==> flow/design.v <==
module i2c_master_debug(
    input start,
    input clk,
    input reset,
    output scl,
    input sda_i,
    output sda_o, 
    input interupt,
    output sda_dir,
    output reg [767:0]fifo_data,
    output reg [5:0]num_samples,
    inout data_ready,
    output reg [4:0]debug,
    output reg [7:0] fifo_rd_ptr,
    output reg [7:0] fifo_wr_ptr
    );
    reg [3:0] counter = 4'b0;
    reg clk_reg = 1'b0;
    reg temp_data_ready;
    always @ (posedge clk or posedge reset )
    if (reset) begin
        counter = 4'b0;
        clk_reg = 1'b0;
    end
    else
        if (counter == 9)begin
            counter <= 4'b0;
            clk_reg <= ~clk_reg;
        end
        else
            counter <= counter + 1;
    assign scl = clk_reg;
    parameter [7:0] sensor_address_read = 8'b10101111;
    parameter [7:0] sensor_address_write= 8'b10101110;
    parameter [7:0] wr_ptr = 8'b00000100;
    parameter [7:0] rd_ptr = 8'b00000110;
    localparam [5:0] POWER_UP                    = 6'd0,  
                     START                       = 6'd1,  
                     SEND_ADDRESS_WR_INT         = 6'd34,
                     REC_ACK_WR_INT              = 6'd35,
                     SEND_INT_PTR                = 6'd38,
                     REC_ACK_INT_PTR             = 6'd39,
                     REPEATED_START5             = 6'd40,
                     SEND_ADDRESS_RD_INT         = 6'd41,
                     REC_ACK_RD_INT              = 6'd42,
                     READ_RD_INT                 = 6'd36,
                     SEND_NACK_RD_INT             = 6'd37,
                     REPEATED_START6             = 6'd43,
                     SEND_ADDRESS_WR_WR          = 6'd2,  
                     REC_ACK_WR_WR               = 6'd3,  
                     SEND_WR_PTR                 = 6'd4, 
                     REC_ACK_WR_PTR              = 6'd5,  
                     REPEATED_START1             = 6'd6, 
                     SEND_ADDRESS_RD_WR          = 6'd7, 
                     REC_ACK_RD_WR               = 6'd8, 
                     READ_WR_PTR                 = 6'd9, 
                     SEND_ACK_WR_PTR             = 6'd10, 
                     START_RD_PTR                = 6'd11, 
                     SEND_ADDRESS_WR_RD          = 6'd12, 
                     REC_ACK_WR_RD               = 6'd13, 
                     SEND_RD_PTR                 = 6'd14, 
                     REC_ACK_RD_PTR              = 6'd15, 
                     REPEATED_START2             = 6'd16, 
                     SEND_ADDRESS_RD_RD          = 6'd17, 
                     REC_ACK_RD_RD               = 6'd18, 
                     READ_RD_PTR                 = 6'd19, 
                     SEND_ACK_RD_PTR             = 6'd20, 
                     REPEATED_START3             = 6'd21, 
                     SEND_ADDRESS_WR_FIFO        = 6'd22, 
                     REC_ACK_WR_FIFO             = 6'd23, 
                     SEND_FIFO_PTR               = 6'd24, 
                    REC_ACK_FIFO_PTR             = 6'd25, 
                     REPEATED_START4             = 6'd26, 
                    SEND_ADDRESS_RD_FIFO         = 6'd27, 
                    REC_ACK_RD_FIFO              = 6'd28, 
                     START_FIFO_LOOP             = 6'd29, 
                     SEND_AM                     = 6'd30,
                     SEND_NACK                   = 6'd31,
                     REC_NACK                    = 6'd32,
                     STOP                        = 6'd33;
    reg[13:0] count =  14'd2000;
    reg [5:0] state_reg = POWER_UP;
    reg [13:0] timing = 14'd2000;
    reg [13:0] t_timing = 14'd2000;
    integer i;
    integer j;
    reg o_bit = 1'b1;
    reg [23 : 0] r_data   = 24'b0;
    reg [5:0] t_num_samples = 5'b0;
    reg [7:0] int_ptr = 8'b0;
    always @(posedge clk or  posedge reset) begin
        if (reset) begin
            state_reg <= START;
            count <= 14'd2000;
            temp_data_ready <= 0;
            fifo_data <= 0;
        end
        else if (start) begin
            count <= count + 1;
            debug[4] <= interupt;
            case(state_reg) 
                POWER_UP : begin
                    if (start) begin
                        state_reg <= START; 
                    end
                end
                 START : begin
                    if (count == 14'd2014)begin
                        o_bit <= 1'b0;
                        fifo_data <= 0;
                    end
                    if (count == 14'd2023)begin
                        state_reg <= SEND_ADDRESS_WR_INT;
                        timing <= 14'd2024;
                        t_timing <= 14'd2024;
                        i <= 7;
                    end
                 end
                 SEND_ADDRESS_WR_INT : begin 
                    if (count == t_timing) begin 
                        if (i>-1) begin 
                            o_bit <= sensor_address_write[i];
                            i = i - 1;
                            t_timing = t_timing + 20;
                        end
                    end
                    if (count == timing + 159) begin 
                        state_reg <= REC_ACK_WR_INT;
                        timing <= count + 1;
                    end
                 end
                 REC_ACK_WR_INT : begin 
                    if (count == timing + 19) begin 
                        state_reg <= SEND_INT_PTR;
                        timing <= count + 1;
                        t_timing <= count + 1;
                        i <= 7;
                    end
                 end
                 SEND_INT_PTR : begin 
                    if (count == t_timing) begin 
                        if (i > -1) begin 
                            o_bit <= int_ptr[i];
                            i = i - 1;
                            t_timing = t_timing + 20;
                        end
                    end                 
                    if (count == timing + 159) begin 
                        state_reg <= REC_ACK_INT_PTR;
                        timing <= count + 1;
                    end
                end
                REC_ACK_INT_PTR : begin 
                    if (count == timing + 19) begin 
                        state_reg <= REPEATED_START5;
                        timing <= count + 1;
                        o_bit <= 1;
                    end
                end
                REPEATED_START5 : begin 
                    if (count == timing + 10) begin 
                        o_bit <= 0;
                    end
                    if (count == timing + 19) begin 
                        state_reg <= SEND_ADDRESS_RD_INT;
                        timing <= count + 1;
                        t_timing <= count + 1;
                        i <= 7;
                    end
                end
                SEND_ADDRESS_RD_INT : begin 
                    if ( count == t_timing) begin 
                        if (i > -1) begin 
                            o_bit <= sensor_address_read[i];        
                            i = i-1;
                            t_timing = t_timing + 20;
                        end
                    end
                    if (count == timing + 159) begin 
                        state_reg <= REC_ACK_RD_INT;
                        timing <= count + 1;
                    end
                end
                REC_ACK_RD_INT : begin 
                    if (count == timing + 19) begin
                        state_reg <= READ_RD_INT;
                        timing <= count + 1;
                        t_timing <= count + 1;
                    end
                end
                 READ_RD_INT : begin 
                    if (count  == t_timing) begin 
                        if (i > -1) begin
                            if (i_bit == 1)
                                debug[3]=1;
                            if (i_bit == 0)
                                debug[2] = 1;
                            i = i - 1;
                            t_timing = t_timing + 20;
                        end
                    end
                    if (count == timing + 159) begin 
                        state_reg <= SEND_NACK_RD_INT;
                        timing <= count +1 ;
                        o_bit <= 1;
                    end
                 end
                 SEND_NACK_RD_INT : begin  
                    if (count == timing) begin
                        o_bit <= 1;                    
                    end
                    if (count == timing + 20) begin 
                        state_reg <= REPEATED_START6;
                        timing <= count + 1;
                        o_bit <= 1;
                    end
                 end
                 REPEATED_START6 : begin 
                    if ( count == timing + 10) begin 
                           o_bit <= 0;
                    end 
                    if (count == timing + 19) begin 
                        state_reg <= SEND_ADDRESS_WR_WR;
                        timing <= count + 1;
                        t_timing <= count + 1;
                        i<= 7;
                    end
                 end
                 SEND_ADDRESS_WR_WR : begin 
                    if (count == t_timing) begin 
                        if (i > -1) begin
                            o_bit <= sensor_address_write[i];
                            i = i - 1;
                            t_timing = t_timing + 20;
                        end                
                    end
                    if (count == timing + 159) begin 
                        state_reg <= REC_ACK_WR_WR;
                        timing <= count + 1 ;
                    end
                 end
                 REC_ACK_WR_WR : begin 
                    if (count == timing + 19) begin 
                        state_reg <= SEND_WR_PTR;
                        i <= 7;
                        timing <= count + 1;
                        t_timing <= count +1;
                    end
                 end
                 SEND_WR_PTR : begin 
                    if (count == t_timing ) begin 
                        if (i > -1) begin 
                            o_bit <= wr_ptr[i];
                            i = i - 1;
                            t_timing = t_timing + 20;
                        end
                    end
                    if (count == timing + 159 ) begin 
                         state_reg <= REC_ACK_WR_PTR;
                         timing <= count + 1;
                    end 
                 end
                 REC_ACK_WR_PTR : begin 
                    if (count == timing + 19) begin 
                        state_reg <= REPEATED_START1;
                        timing <= count + 1;
                        o_bit <= 1;
                    end
                 end
                 REPEATED_START1 : begin 
                    if (count == timing + 10) begin 
                        o_bit <= 0;
                    end
                    if(count == timing + 19) begin 
                        state_reg <= SEND_ADDRESS_RD_WR;
                        timing <= count + 1;
                        t_timing <= count + 1;
                        i <= 7;
                    end
                 end
                SEND_ADDRESS_RD_WR : begin 
                    if (count == t_timing) begin 
                        if (i > -1) begin 
                            o_bit <= sensor_address_read[i];
                            i = i - 1;
                            t_timing = t_timing + 20;
                        end
                    end
                    if (count == timing + 159) begin 
                        state_reg <= REC_ACK_RD_WR;
                        timing <= count + 1;
                    end
                end
                REC_ACK_RD_WR : begin 
                    if (count == timing + 19) begin 
                        state_reg  <= READ_WR_PTR;
                        i<= 7;
                        timing <= count + 1;
                        t_timing <= count + 1;
                    end
                end
                READ_WR_PTR : begin 
                    if (count == t_timing) begin 
                        if( i> -1) begin 
                            fifo_rd_ptr[i] <= i_bit;
                            i = i-1;
                            t_timing = t_timing + 20;
                        end
                    end
                    if (count == timing + 159) begin 
                        state_reg <= SEND_ACK_WR_PTR;
                        timing <= count + 1;
                    end
                end
                SEND_ACK_WR_PTR : begin 
                    if (count == timing) begin 
                        o_bit <= 1;
                    end
                    if (count == timing + 19) begin 
                        state_reg <= START_RD_PTR;
                        o_bit <= 0;
                        timing <= count + 1;
                    end
                end
                START_RD_PTR : begin 
                    if (count == timing + 10) begin 
                        o_bit <= 1;
                    end
                    if (count == timing + 19) begin 
                        state_reg <= SEND_ADDRESS_WR_RD;
                        i <= 7;
                        timing <= count + 1;
                        t_timing <= count + 1;
                    end
                end
                SEND_ADDRESS_WR_RD : begin 
                    if (count == t_timing ) begin 
                        o_bit <= sensor_address_read[i];
                        i = i - 1;
                        t_timing = t_timing + 20;
                    end
                    if (count == timing + 159) begin 
                        state_reg <= REC_ACK_WR_RD;
                        timing <= count + 1;
                    end
                end
                REC_ACK_WR_RD : begin 
                    if (count == timing + 19) begin 
                        state_reg <= SEND_RD_PTR;
                        timing <= count + 1;
                        t_timing <= count + 1;
                        i<= 7;
                    end
                end
                SEND_RD_PTR : begin 
                    if (count == t_timing) begin 
                        o_bit <= rd_ptr[i];
                        i = i - 1;
                        t_timing = t_timing + 20;
                    end
                    if (count == timing + 159) begin 
                        state_reg <= REC_ACK_RD_PTR;
                        timing <= count + 1;
                    end
                end
                REC_ACK_RD_PTR : begin 
                    if (count == timing + 19) begin 
                        state_reg <= REPEATED_START2;
                        timing <= count + 1;
                        o_bit <= 1;
                    end
                end
                REPEATED_START2 : begin
                    if (count == timing + 10) begin 
                        o_bit <= 0;
                    end
                    if (count == timing + 19) begin 
                        state_reg <= SEND_ADDRESS_RD_RD;
                        timing <= count +1 ;
                        t_timing <= count + 1;
                        i <= 7;
                    end
                end
                SEND_ADDRESS_RD_RD : begin 
                    if (count == t_timing) begin 
                        o_bit <= sensor_address_read[i];
                        i = i -1;
                        t_timing = t_timing + 20;
                    end
                    if (count == timing + 159) begin 
                        state_reg <= REC_ACK_RD_RD;
                        timing <= count + 1;
                    end
                end
                REC_ACK_RD_RD : begin 
                    if (count == timing + 19) begin 
                        state_reg <= READ_RD_PTR;
                        i <= 7;
                        timing <= count + 1;
                        t_timing <= count + 1;
                    end
                end
                READ_RD_PTR : begin
                    if (count == t_timing) begin 
                        fifo_rd_ptr[i] <= i_bit;
                        i = i -1;
                        t_timing = t_timing + 20;
                    end
                    if (count == timing +159) begin 
                        state_reg <= SEND_ACK_RD_PTR;
                        timing <= count + 1;
                    end
                end
                SEND_ACK_RD_PTR : begin
                    if (count == timing + 19) begin 
                        state_reg <= REPEATED_START3;
                        timing <= count + 1;
                        o_bit  <= 1;
                    end
                end
                REPEATED_START3 : begin 
                    if (count == timing + 10) begin  
                          o_bit<= 0;
                    end
                    if (count == timing + 19) begin
                        state_reg <= SEND_ADDRESS_WR_FIFO;
                        t_timing <= count +1 ;
                        timing <= count +1;
                        i <= 7;
                    end
                end
                SEND_ADDRESS_WR_FIFO : begin 
                    if (count == t_timing) begin 
                        o_bit <= sensor_address_write[i];
                        i = i -1;
                        t_timing = t_timing + 20;
                    end
                    if (count == timing + 159) begin  
                        state_reg <= REC_ACK_WR_FIFO;
                        timing <= count + 1;
                    end 
                end
                REC_ACK_WR_FIFO : begin 
                    if (count == timing + 19) begin 
                        state_reg <= SEND_FIFO_PTR;
                        timing <= count +1;
                        t_timing <= count + 1;
                        i <=  7; 
                    end
                end
                SEND_FIFO_PTR : begin  
                      if (count == t_timing ) begin 
                        o_bit <= fifo_rd_ptr[i];
                        i = i - 1;
                        t_timing = t_timing + 20;
                      end
                      if (count == timing + 159) begin 
                          state_reg <= REC_ACK_FIFO_PTR;
                          timing <= count + 1;
                      end
                end
                REC_ACK_FIFO_PTR : begin 
                    if (count == timing + 19) begin 
                        state_reg <= REPEATED_START4;
                        timing <= count +1;
                        o_bit <= 1;
                    end
                end
                REPEATED_START4 : begin 
                    if (count == timing + 10) begin 
                        o_bit <= 0;
                    end
                    if (count == timing + 19) begin 
                        state_reg <= SEND_ADDRESS_RD_FIFO;
                        timing <= count + 1;
                        t_timing <= count + 1;
                        i<=7;
                    end
                end
                SEND_ADDRESS_RD_FIFO : begin 
                    if (count == t_timing ) begin
                        o_bit <= sensor_address_read[i];
                        i = i-1;
                        t_timing <= t_timing + 20;
                    end
                    if (count == timing + 159) begin 
                        state_reg <= REC_ACK_RD_FIFO;
                        timing <= count + 1;
                    end
                end
                REC_ACK_RD_FIFO : begin 
                    if (count == timing + 19) begin 
                        state_reg <= START_FIFO_LOOP;
                        t_timing <= count + 1;
                        timing <= count + 1;
                        i = 23;
                        t_num_samples <= rd_ptr - wr_ptr;
                        num_samples <= rd_ptr - wr_ptr;
                        j = 767;
                        fifo_data <= 24'd0;
                        temp_data_ready <= 0;
                    end
                end
                START_FIFO_LOOP : begin 
                    if (t_num_samples < 1) begin
                            state_reg <= REC_NACK;
                    end
                    else begin
                        if (count == t_timing ) begin
                            if (i >= 0) begin
                                fifo_data[j] <= 1;
                                r_data = r_data + 1;
                                i = i - 1;
                                j = j - 1;
                                t_timing = t_timing + 20;
                            end
                        end
                        if (count == timing + 159) begin
                            if (i > -1) begin
                                state_reg <= SEND_AM;
                                timing <= count + 1;
                            end
                            else if (i < 0) begin
                                state_reg <= SEND_NACK;
                                timing <= count + 1;
                            end
                        end
                    end
                end
                SEND_AM : begin 
                    if (count == timing) begin
                        o_bit <= 0;
                    end
                    if (count == timing + 19) begin 
                        state_reg <= START_FIFO_LOOP;
                        timing <= count + 1;
                        t_timing <= count + 1;
                    end
                end
                SEND_NACK : begin 
                    if(count == timing && t_num_samples > 1) begin 
                            o_bit <= 0;
                    end
                    if (count == timing && t_num_samples == 1) begin 
                        state_reg <= REC_NACK;
                        timing <= count + 1;
                    end
                    if (count == timing + 19 && t_num_samples > 1) begin 
                        state_reg <= START_FIFO_LOOP;
                        t_num_samples <= t_num_samples - 1;
                        timing <= count + 1;
                        t_timing <= count + 1;
                        i <= 23;
                    end
                end
                REC_NACK : begin
                    if (count == timing+17) begin
                        state_reg <= STOP;
                        timing <= count+1;
                        o_bit <= 0;
                        temp_data_ready <= 1;
                    end
                end
                 STOP: begin 
                    if (count == timing + 10) begin 
                        o_bit <= 1;
                    end
                    if(count == timing + 19) begin 
                        state_reg <= REPEATED_START6;
                        timing <= count + 1;
                        count <= 14'd2000;
                        timing <= 12'd2001;
                    end
                 end
            endcase
        end
    end 
    assign sda_dir = (state_reg == POWER_UP || 
                  state_reg == START ||
                  state_reg == SEND_ADDRESS_WR_INT ||
                  state_reg == SEND_INT_PTR ||
                  state_reg == REPEATED_START5 ||
                  state_reg == REPEATED_START6 ||
                  state_reg == SEND_ADDRESS_RD_INT ||
                  state_reg == SEND_NACK_RD_INT ||
                  state_reg == SEND_ADDRESS_WR_WR ||
                  state_reg == SEND_WR_PTR ||
                  state_reg == REPEATED_START1 || 
                  state_reg == SEND_ADDRESS_RD_WR ||
                  state_reg == SEND_ACK_WR_PTR ||
                  state_reg == START_RD_PTR ||
                  state_reg == SEND_ADDRESS_WR_RD ||
                  state_reg == SEND_RD_PTR ||
                  state_reg == REPEATED_START2 ||
                  state_reg == SEND_RD_PTR ||
                  state_reg == REPEATED_START2 ||
                  state_reg == SEND_ADDRESS_RD_RD ||
                  state_reg == SEND_ACK_RD_PTR ||
                  state_reg == REPEATED_START3 ||
                  state_reg == SEND_ADDRESS_WR_FIFO ||
                  state_reg == SEND_FIFO_PTR ||
                  state_reg == REPEATED_START4 ||
                  state_reg == SEND_ADDRESS_RD_FIFO ||
                  state_reg == SEND_AM ||
                  state_reg == SEND_NACK ||
                  state_reg == STOP) ? 1 : 0;
    assign sda_o = sda_dir ? o_bit : 1'bz;
    assign i_bit = sda_i;
    assign data_ready = temp_data_ready;
endmodule
## From RTL to reports: i2c_master_debug

What the tools print for i2c_master_debug, step after step.
Line numbers count from 1 in the design file above.
Operators: Yosys type, input widths -> output width; for muxes data width and select width s.
Cell names lack the library's common part.
A cell with n/a has no value.

| design | value |
|---|---|
| design top | i2c_master_debug |
| clock port | clk |
| cell library | sky130hd |
| library corner | tt_025C_1v80 |

## Word level

Source: Yosys, flattened and elaborated, memories not mapped. Widths are those after wreduce. Registers that Yosys merges into a memory's read port (data or address) are not register bits. Print and check cells do not count. Equal cells are merged and count once.

| storage and ports | value |
|---|---|
| input port bits | 5 |
| cells after elaboration | 379 |
| flip-flop bits (word level) | 902 |
| output and inout port bits | 799 |

| cells by class | value |
|---|---|
| eq/ne operators | 132 |
| muxes and demuxes | 131 |
| shifts and indexed selects | 9 |
| $lt $le $gt $ge | 6 |
| bitwise logic cells | 8 |
| reductions and logical operators | 66 |
| add/subtract/negate cells | 13 |

Operator list:

| cell | number |
|---|---|
| $mux 768 | 5 |
| $pmux 768 s3 | 1 |
| $shift 1x33->768 const A | 1 |
| $and 768x768->768 | 1 |
| $or 768x768->768 | 1 |
| $not 768->768 | 1 |
| $mux 32 | 17 |
| $mux 14 | 21 |
| $mux 6 | 47 |
| $pmux 6 s43 | 1 |
| $pmux 32 s7 | 1 |
| $shiftx 8x32->1 const A | 5 |
| $ne 2x2->1 const B | 58 |
| $pmux 14 s8 | 1 |
| $eq 6x5->1 const B | 16 |
| $pmux 14 s6 | 1 |
| $eq 14x15->1 | 5 |
| $eq 6x6->1 const B | 12 |
| $neg 32->33 | 2 |
| $gt 32x1->1 const B | 2 |
| $sub 32x2->32 const B | 2 |
| $pmux 32 s2 | 1 |
| $eq 6x4->1 const B | 8 |
| $add 14x5->15 const B | 3 |
| $reduce_and 45->1 | 1 |
| $reduce_bool 44->1 | 1 |
| $reduce_bool 43->1 | 1 |
| $shift 1x33->8 | 1 |

Not listed: further kinds 59, cells in them 148.

## Longest topological paths

Yosys ltp: most cells in a row. Word level: on the elaborated netlist, between registers, memories and ports. Mapped: between sequential cells and ports; inverters and the memories' decode and read muxes count.

| logic depth | value |
|---|---|
| depth after elaboration | 31 |
| ABC_AREA | 0 |
| depth in mapped cells | 16 |
| gate-level depth less buffers | 13 |

## After synthesis

The flow's flattened synthesis, as Yosys stat reports it; memories are mapped. The netlist is that of the ABC_AREA named above (0 if unset); the other value can give another one.
The area totals of this step are shown rounded.

| mapped netlist | value |
|---|---|
| cell count | 4355 |
| flip-flops | 902 |
| buffers | 336 |
| sequential part of the area | 23100 um^2 |
| synthesis area | 40300 um^2 |

Cell types:

| cell | number | total area (um^2) |
|---|---|---|
| dfrtp_1 | 787 | 1.97E+04 |
| nand2_1 | 1140 | 4.28E+03 |
| o21ai_0 | 838 | 4.19E+03 |
| edfxtp_1 | 108 | 3243.11 |
| clkbuf_1 | 303 | 1.14E+03 |
| nor2_1 | 193 | 724.445 |
| xnor2_1 | 78 | 683.155 |
| xor2_1 | 68 | 595.571 |
| a21oi_1 | 104 | 520.499 |
| nand3_1 | 68 | 340.326 |
| nor3_1 | 60 | 300.288 |
| nor4_1 | 38 | 237.728 |
| nand4_1 | 37 | 231.472 |
| ha_1 | 18 | 225.216 |
| a311oi_1 | 21 | 183.926 |
| dfstp_2 | 7 | 183.926 |
| o22ai_1 | 27 | 168.912 |
| mux2_2 | 14 | 157.651 |

Not listed: further types 69, cells in them 446.

## Timing after synthesis

Path of least setup slack by OpenSTA after synthesis, without wires, with an ideal clock, recovery checks aside; 20% of the period is set as input and as output delay. Where synthesis merged equal registers, the netlist keeps one of their names.

| timing after synthesis | value |
|---|---|
| path kind | reg2reg |
| start point | register i[0] |
| end point | register j[0] |
| buffers on the path | 3 |
| setup time | 0.425 ns |
| stages on the path | 14 |
| launch time at the first pin | 0.000 ns |
| data required time | 5.575 ns |
| delay of the path | 5.250 ns |
| arrival time | 4.825 ns |
| period | 6.0 ns |
| slack | 0.750 ns |
| synthesis period reached | 5.25 ns |

"delay of the path" = arrival - input delay + setup time.
"stages on the path": output pins that drive a net of the path, with the launching flip-flop's if there is one; two outputs of one cell count as two.
"synthesis period reached" = period - worst setup slack (recovery checks aside). The figure is calculated, with input and output delays left at 20% of the set period.
Between the ends stands the longest chain of elaborated cells between them, by number of cells; it is not shown to be the way that was timed. Of several equally long chains one is given.
Each line given opens the expression or statement behind the cell; cells for indexed reads and writes are added by Yosys, which also makes memories of some case tables.
At most two assigning lines are given for a register; there are more.
Only ways into the end's enable, where the timed path ends, are counted here.

| between the ends, after synthesis | value |
|---|---|
| cell sequence | edfxtp_1 -> clkbuf_1 -> inv_1 -> ha_1 -> or3b_2 -> clkbuf_1 -> nor4_2 -> nand2_1 -> or4_1 -> ha_1 -> or2_2 -> clkbuf_1 -> o22ai_1 -> nor2b_1 |
| cells in the longest elaborated chain | 3 |
| elaborated cells between the ends (all ways) | 3 |
| source lines of those cells | 1 |
| those cells by class | compare: 1; eq/ne: 1; reduce/logical: 1 |

RTL lines, path after synthesis:

| element | RTL line | source |
|---|---|---|
| start, declared | 85 | `integer i;` |
| start, assigned | 123 | `i = i - 1;` |
| start, assigned | 144 | `i = i - 1;` |
| $ge 32x1->1 | 510 | `if (i >= 0) begin` |
| $ne 2x2->1 | n/a |  |
| $reduce_and 7->1 | n/a |  |
| end, assigned | 499 | `j = 767;` |
| end, assigned | 514 | `j = j - 1;` |
| end, declared | 86 | `integer j;` |

## Path in the finished layout

Path of least setup slack in the final report of run A (OpenROAD, finished layout, wires in). Where an end is a register, its clock arrival counts in the times.

| timing after layout | value |
|---|---|
| path kind | reg2reg |
| start point | register i[0] |
| end point | register fifo_data[78] |
| launch time at the first pin | 0.67 ns |
| arrival time | 6.45 ns |
| period | 10.1 ns |
| slack | 4.22 ns |
| stages on the path | 14 |
| setup time | 0.10 ns |
| buffers on the path | 2 |
| data required time | 10.67 ns |

Between the ends stands the longest chain of elaborated cells between them, by number of cells; it is not shown to be the way that was timed. Of several equally long chains one is given.
At most two assigning lines are given for a register; there are more.
Where a signal picks the word or bit written, the line may be left out of the assigning lines.

| between the ends, after layout | value |
|---|---|
| cell sequence | edfxtp_1 -> inv_1 -> ha_1 -> or3b_2 -> nor4_2 -> buf_4 -> nand2_1 -> or4_1 -> ha_1 -> a2111o_1 -> a221oi_4 -> nand4_4 -> buf_4 -> o21ai_0 |
| cells in the longest elaborated chain | 5 |
| elaborated cells between the ends (all ways) | 7 |
| source lines of those cells | 4 |
| those cells by class | compare: 1; eq/ne: 1; mux: 4; reduce/logical: 1 |

RTL lines, path after layout:

| element | RTL line | source |
|---|---|---|
| start, declared | 85 | `integer i;` |
| start, assigned | 123 | `i = i - 1;` |
| start, assigned | 144 | `i = i - 1;` |
| $ge 32x1->1 | 510 | `if (i >= 0) begin` |
| $mux 768 | 510 |  |
| $mux 768 | 509 | `if (count == t_timing ) begin` |
| $mux 768 | 505 | `if (t_num_samples < 1) begin` |
| $pmux 768 s3 | 101 | `case(state_reg)` |
| end, assigned | 96 | `fifo_data <= 0;` |
| end, assigned | 110 | `fifo_data <= 0;` |
| end, declared | 10 | `output reg [767:0]fifo_data,` |

# Flow runs of i2c_master_debug

Module i2c_master_debug, platform sky130hd: 2 stored runs of the flow (Yosys, OpenROAD) with differing settings, in no particular order. Input and output delays are each 20% of the period that was set; the output load is 0.01 pF.
"achieved clock period" means the clock period less the worst setup slack. The figure is calculated, with input and output delays left at 20% of the set period.
"power" is the tool's figure for a default switching activity; nothing was simulated.
The results are shown rounded.

#### Run A

| setting | value |
|---|---|
| period_ns | `10.1` |
| CORE_UTILIZATION | `42` |
| PLACE_DENSITY | `0.43` |
| CORE_MARGIN | `8` |
| CELL_PAD_IN_SITES_DETAIL_PLACEMENT | `1` |
| CAP_MARGIN | `20` |
| SLEW_MARGIN | `20` |

| result | value |
|---|---|
| setup slack of the worst path | 4.22 ns |
| die footprint | 106000 um^2 |
| utilization in the final report | 55.2% |
| chip area after synthesis (Yosys) | 40300 um^2 |
| power | 9.24 mW |
| total negative setup slack | 0.000 ns |
| achieved clock period | 5.879 ns |

#### Run B

| setting | value |
|---|---|
| period_ns | `3.63` |
| CORE_UTILIZATION | `68` |
| SETUP_SLACK_MARGIN | `0.46` |
| CORE_MARGIN | `10` |
| GPL_TIMING_DRIVEN | `1` |
| CTS_CLUSTER_DIAMETER | `62` |
| MAX_ROUTING_LAYER | `met4` |
| CAP_MARGIN | `20` |
| SLEW_MARGIN | `20` |

Not finished: clock tree synthesis ended with error DPL-0033.
